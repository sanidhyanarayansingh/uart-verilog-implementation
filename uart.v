==> flow/design.v <==
module baud_gen ( count , ipclk , selection );
output integer count ;
input [1:0] selection ;
input ipclk ;
parameter ipclk_freq = 50000000 , baud_rate1 = 4800 , baud_rate2 = 9600 ,  baud_rate3 = 38400 , baud_rate4 = 19200 ;
initial
	count = 0 ;  
always @(posedge ipclk)
 	begin
		case(selection)
			2'b00 : count = 651;
			2'b01 : count = 325;
			2'b10 : count = 163;
			2'b11 : count = 81;
		endcase
	end
endmodule
module uarttransmitter (tx , datain , ready , ipclk );
output reg tx  ;
input [7:0] datain ;
input ipclk , ready ;
reg [7:0] data_temp ;
reg [3:0] bitpos    ;
reg [1:0] state     ;
reg temp ;
parameter idle = 2'b00 , start = 2'b01 , processing = 2'b10 , stop = 2'b11 ;
initial 
  begin
	tx     = 1'bx ;
	state <= idle ;
  end
always @ (posedge ipclk)
 begin
	case(state)
					idle : begin
							if(ready == 1'b1)
								begin
									    	    tx = 1'bx    ;
									    data_temp <= datain  ;
									       bitpos <= 4'b0000 ;
										state <= start   ;
					       			end
					       end
				       start : begin
							       	    tx = 1'b0 ;
								state <= processing ;
					       end
				  processing : begin
								if(bitpos == 4'b1000)
										begin
												    tx = 1'b1 ;
												state <= stop ;
										end
								else
										begin
												    tx = data_temp[bitpos] ;
												bitpos = bitpos + 4'b0001  ;
												state <= processing        ;
										end
					       end
					stop : begin
							      tx = 1'b1 ;
							  state <= idle ;
					       end
				     default : begin
							      tx = 1'b1 ;
						          state <= idle ;
					       end
			endcase
	if ( ready == 1'b0 )
		begin
			tx = 1'bx ;
			state <= idle ;
		end
 end 
endmodule
module uartreceiver (ready , data , rx , ipclk );
output reg ready ;
output reg [7:0] data ;
input rx , ipclk ;
reg [3:0] bitpos ;
reg [1:0] state ;
reg [9:0] temp_data = 0 ;
reg [7:0] data1 ;
parameter idle = 2'b00 , start = 2'b01 , processing = 2'b10 , stop = 2'b11 ;
initial 
  begin
	ready = 1'bx ;
	state <= idle ;
  end
always @ (posedge ipclk)
 begin
		case(state)
			idle : begin
					state  <= start   ;
					 ready  = 1'b0    ;
					bitpos <= 4'b0000 ;
					   data = 8'bx ;
			       end
		       start : begin
					temp_data[0] = rx ;
					if(temp_data == 0)
						begin
							state <= processing ;
							bitpos = bitpos + 4'b0001 ;
						end
					else
							state <= start ;
			       end
		  processing : begin
					temp_data[bitpos] = rx    ;
					bitpos = bitpos + 4'b0001 ;
					if(temp_data[9] == 1 )
						begin
							state <= stop ;
						end
					else
						begin
						        data1[bitpos-2]  = temp_data[bitpos-1];
						                state  <= processing ;
						end
			       end 		
    		       stop  : begin
				  	   ready = 1'b1 ;
					   data <= data1 ;
					  state <= idle ;
		       	       end
    		     default : begin
					 ready = 1'b0 ;
	          		        state <= idle ;
			       end
		endcase
 end
endmodule
module uart ( tx , datain , ipclk , readyop , data , selection , readyip ) ;
output tx , readyop ;
output [7:0] data ;
input ipclk ;
input [7:0] datain ;
input [1:0] selection ;
input readyip ;
baud_gen        x1 ( .count(count) , .ipclk(ipclk) , .selection(selection) );
uarttransmitter x2 (.tx(tx) , .datain(datain) , .ready(readyip) , .ipclk(ipclk) );
uartreceiver    x3 (.ready(readyop) , .data(data) , .rx(tx) , .ipclk(ipclk) );
endmodule 
module uarttb() ;
wire tx , readyop ;
wire [7:0] data ;
reg ipclk ;
reg [7:0] datain ;
reg [1:0] selection ;
reg readyip ;
uart u1 ( .tx(tx) , .datain(datain) , .ipclk(ipclk) , .readyop(readyop) , .data(data) , .selection(selection) , .readyip(readyip)) ;
initial 
	ipclk = 0 ;
always 
	#20 ipclk = ~ipclk ;
initial
 begin 
	datain    = 8'b10101010;
  	selection = 2'b01;
	readyip   = 1'b1 ;	
 end
initial 
 #500 readyip = 1'b0 ;
endmodule
**From RTL to reports: uart**

What the tools print for uart, step after step.
Lines are those of the file above, counted from 1.
Cell names lack the library's common part.
The mark -- stands for no value.

- Design top: uart
- Clock input: ipclk
- Library: sky130hd
- Timing corner: tt_025C_1v80

**Word level**

Yosys after proc, flatten, opt, wreduce and memory -nomap, before mapping. Memory bits, and registers merged into a memory's read port (data or address), are not among the register bits. Print and check cells are not counted. Equal cells are merged and count once.

- Input bits: 12
- Bits in registers: 48

- Eq/ne operators: 11
- Shift operators: 6
- Reductions and logical operators: 12
- Mux-type cells: 19
- Bitwise gates (word level): 9
- Add/sub/neg operators: 6

Operators by type and width:

| operator | number |
|---|---|
| variable shift 1 x 33 -> 8 bit | 1 |
| variable shift 1 x 33 -> 8 bit (first input constant) | 1 |
| negation 32 -> 33 bit | 1 |
| variable part select 10 x 32 -> 1 bit | 1 |
| two-way mux 8 bit | 3 |
| case mux 2 bit (select 4 bit) | 2 |
| case mux 4 bit (select 3 bit) | 1 |
| two-way mux 4 bit | 3 |
| variable shift 1 x 5 -> 10 bit | 1 |
| variable shift 1 x 5 -> 10 bit (first input constant) | 1 |
| AND 10 bit | 1 |
| OR 10 bit | 1 |
| NOT 10 bit | 1 |
| zero test 10 bit | 1 |
| two-way mux 9 bit | 1 |
| equality test 2 bit (second input constant) | 4 |
| adder 4 x 1 -> 4 bit (second input constant) | 2 |
| variable part select 8 x 4 -> 1 bit | 1 |
| AND 8 bit | 1 |
| OR 8 bit | 1 |
| NOT 8 bit | 1 |
| case mux 4 bit (select 2 bit) | 1 |
| inequality test 2 bit (second input constant) | 3 |
| AND reduction 2 bit | 3 |
| OR reduction 2 bit | 3 |
| subtractor 4 x 1 -> 5 bit (second input constant) | 1 |
| subtractor 4 x 2 -> 5 bit (second input constant) | 1 |
| negation 4 -> 5 bit | 1 |

Not listed: further kinds 12, cells in them 20.

**Depth**

Yosys ltp: most cells in a row. Word level: on the elaborated netlist, between registers, memories and ports. Mapped: between sequential cells and ports; inverters and the memories' decode and read muxes count.

- Depth in word-level cells: 10
- ABC_AREA: 0
- Gate-level depth with buffers: 17
- Mapped depth without buffers: 15

**Netlist**

Source: synth_stat.txt of the flow (Yosys; design flattened, memories mapped). It holds for the ABC_AREA given above (unset counts as 0); a run with the other value may have another netlist.
Totals and module areas in this step are rounded.

Cell types:

| cell type | number | area in all (um2) |
|---|---|---|
| edfxtp_1 | 44 | 1.32E+03 |
| ha_1 | 25 | 312.8 |
| mux2_2 | 9 | 101.347 |
| dfxtp_1 | 4 | 80.077 |
| inv_1 | 21 | 78.826 |
| nor2_1 | 15 | 56.304 |
| o21ai_0 | 11 | 55.053 |
| nand2_1 | 14 | 52.55 |
| xor2_1 | 6 | 52.55 |
| mux4_2 | 2 | 45.043 |
| xnor2_1 | 5 | 43.792 |
| nand3_1 | 7 | 35.034 |
| or3_4 | 3 | 33.782 |
| and2_1 | 5 | 31.28 |
| nor4_1 | 5 | 31.28 |
| and4b_1 | 3 | 30.029 |
| a31o_1 | 3 | 26.275 |
| and3b_1 | 3 | 26.275 |

Not listed: further types 38, cells in them 66.

- Buffers: 6
- Flip-flops: 48
- Standard cells after synthesis: 251
- Chip area (Yosys): 2900 um2

By module: a second synthesis without flattening, with its own total; a netlist apart from the flattened one above.

- Cells (unflattened synthesis): 253
- Area (unflattened synthesis): 2900 um2

Each row is one instance without its submodules.

By module:

| module | area (um2) | instances | sequential area (um2) | cells |
|---|---|---|---|---|
| uartreceiver | 2200 | 1 | 980 | 204 |
| uarttransmitter | 710 | 1 | 420 | 49 |
| uart | 0.0 | 1 | 0.0 | 0 |

**Timing after synthesis**

OpenSTA on the mapped netlist: ideal clock, no wires. The path of least setup slack (recovery checks aside). Input and output delay are each 20% of the period. Register names are those of the netlist, which keeps one name where synthesis merged equal registers.

- Path kind: flip-flop to flip-flop
- Start point: register x3.bitpos[0]
- End point: register x3.data1[3]
- Slack: 3503 ps
- Arrival: 4365 ps
- Buffers on the path: 2
- Delay of the path: 4627 ps
- Period: 8130 ps
- Data required time: 7868 ps
- Driving pins on the path: 18
- Synthesis period reached: 4627 ps

"delay of the path" = arrival - input delay + setup time.
"driving pins on the path" counts driving pins, that of a launching flip-flop among them; a cell with two outputs on the path counts twice.
"synthesis period reached" = period - worst setup slack (recovery checks aside). The figure is calculated, with input and output delays left at 20% of the set period.
The rows between start and end are the longest chain of elaborated cells between them; the timing report does not say that the signal goes this way. Where chains are equally long, one stands for them.
Each line given opens the expression or statement behind the cell; cells for indexed reads and writes are added by Yosys, which also makes memories of some case tables.
At most two assigning lines are given for a register; there are more.
Lines with a computed index may be missing from the assigning lines.
Ways into the end's enable are left out, as the timed path ends at the data pin.

- Path through: edfxtp_1 > clkbuf_1 > inv_1 > ha_1 > buf_2 > inv_1 > ha_1 > xor2_1 > and3b_1 > inv_1 > ha_1 > or4b_1 > nor3_1 > a31oi_1 > or3_4 > or3_4 > nor3_2 > mux2_1
- Length of the longest elaborated chain: 10
- Elaborated cells between the ends (all ways): 18
- Classes of those cells: add/sub: 5; shift: 5; mux: 2; logic: 6

Ends and longest elaborated chain, after synthesis:

| what | RTL line | RTL |
|---|---|---|
| from (decl) | 81 | `reg [3:0] bitpos ;` |
| from (assign) | 105 | `bitpos = bitpos + 4'b0001 ;` |
| from (assign) | 112 | `bitpos = bitpos + 4'b0001 ;` |
| negation 4 -> 5 bit | 111 | `temp_data[bitpos] = rx ;` |
| variable shift 1 x 5 -> 10 bit | 111 |  |
| NOT 10 bit | 111 |  |
| AND 10 bit | 111 |  |
| OR 10 bit | 111 |  |
| variable part select 10 x 32 -> 1 bit | 119 | `data1[bitpos-2] = temp_data[bitpos-1];` |
| variable shift 1 x 33 -> 8 bit | 119 |  |
| OR 8 bit | 119 |  |
| two-way mux 8 bit | 113 | `if(temp_data[9] == 1 )` |
| two-way mux 8 bit | 93 | `case(state)` |
| to (decl) | 84 | `reg [7:0] data1 ;` |

**Worst path after layout**

Path of least setup slack in the final report of run 1 (OpenROAD, finished layout, wires in). Where an end is a register, its clock arrival counts in the times.
The path's times are printed in steps of 10 ps; the period is the one set.

- Path kind: flip-flop to flip-flop
- Start point: register x3.bitpos[1]
- End point: register x3.data1[3]
- Driving pins on the path: 16
- Period: 3870 ps
- Arrival: 4030 ps
- Data required time: 3930 ps
- Buffers on the path: 0
- Slack: -100 ps

The rows between start and end are the longest chain of elaborated cells between them; the timing report does not say that the signal goes this way. Where chains are equally long, one stands for them.
At most two assigning lines are given for a register; there are more.
Lines with a computed index may be missing from the assigning lines.
Ways into the end's enable are left out, as the timed path ends at the data pin.

- Path through: edfxtp_1 > ha_2 > xor2_2 > inv_2 > ha_4 > xor2_4 > and3b_2 > inv_2 > ha_4 > or4b_4 > nor3_4 > a31oi_1 > or3_4 > or3_4 > nor3_2 > mux2_4
- Length of the longest elaborated chain: 10
- Elaborated cells between the ends (all ways): 18
- Classes of those cells: add/sub: 5; shift: 5; mux: 2; logic: 6

Ends and longest elaborated chain, after layout:

| what | RTL line | RTL |
|---|---|---|
| from (decl) | 81 | `reg [3:0] bitpos ;` |
| from (assign) | 105 | `bitpos = bitpos + 4'b0001 ;` |
| from (assign) | 112 | `bitpos = bitpos + 4'b0001 ;` |
| negation 4 -> 5 bit | 111 | `temp_data[bitpos] = rx ;` |
| variable shift 1 x 5 -> 10 bit | 111 |  |
| NOT 10 bit | 111 |  |
| AND 10 bit | 111 |  |
| OR 10 bit | 111 |  |
| variable part select 10 x 32 -> 1 bit | 119 | `data1[bitpos-2] = temp_data[bitpos-1];` |
| variable shift 1 x 33 -> 8 bit | 119 |  |
| OR 8 bit | 119 |  |
| two-way mux 8 bit | 113 | `if(temp_data[9] == 1 )` |
| two-way mux 8 bit | 93 | `case(state)` |
| to (decl) | 84 | `reg [7:0] data1 ;` |

Ticket comment

Module uart, platform sky130hd: 2 stored runs of the flow (Yosys, OpenROAD) with differing settings, in no particular order. Input and output delays are each 20% of the period that was set; the output load is 0.01 pF.
"achieved period" means the clock period less the worst setup slack. The figure is calculated, with input and output delays left at 20% of the set period.
"worst path time" is the time allowed to the run's worst setup path (the clock period less input and output delay, where it has them) less its slack. Clock arrival times count: a late capture clock shortens it, a late launch clock lengthens it.
"power consumption": no workload was simulated; the value follows from the tool's default switching activity.
"worst path time" is known to 10 ps.
Results are given in rounded form.

### Run 1

Settings: `period_ns=3.87`, `CAP_MARGIN=20`, `CORE_MARGIN=2`, `CORE_UTILIZATION=40`, `SLEW_MARGIN=20`

- Worst hold slack in the final report: 440 ps
- Final utilization: 51%
- Power consumption: 0.0012 W
- Setup TNS: -200 ps
- Full die area: 7900 um2
- Worst path time: 3970 ps
- Kind of the worst setup path: flip-flop to flip-flop
- Netlist area reported by Yosys: 2900 um2
- Achieved period: 3970 ps
- Lowest setup slack: -100 ps

### Run 2

Settings: `period_ns=9.68`, `CORE_UTILIZATION=28`, `PLACE_DENSITY_LB_ADDON=0.22`, `HOLD_SLACK_MARGIN=0.06`, `CORE_ASPECT_RATIO=1.51`, `GPL_ROUTABILITY_DRIVEN=0`, `CTS_CLUSTER_SIZE=39`, `CTS_CLUSTER_DIAMETER=79`, `MIN_ROUTING_LAYER=met2`, `CAP_MARGIN=20`, `CORE_MARGIN=2`, `SLEW_MARGIN=20`

- Worst hold slack in the final report: 440 ps
- Final utilization: 34%
- Power consumption: 0.00059 W
- Setup TNS: 0 ps
- Full die area: 11000 um2
- Worst path time: 5100 ps
- Kind of the worst setup path: flip-flop to flip-flop
- Netlist area reported by Yosys: 2900 um2
- Achieved period: 5104 ps
- Lowest setup slack: 4600 ps
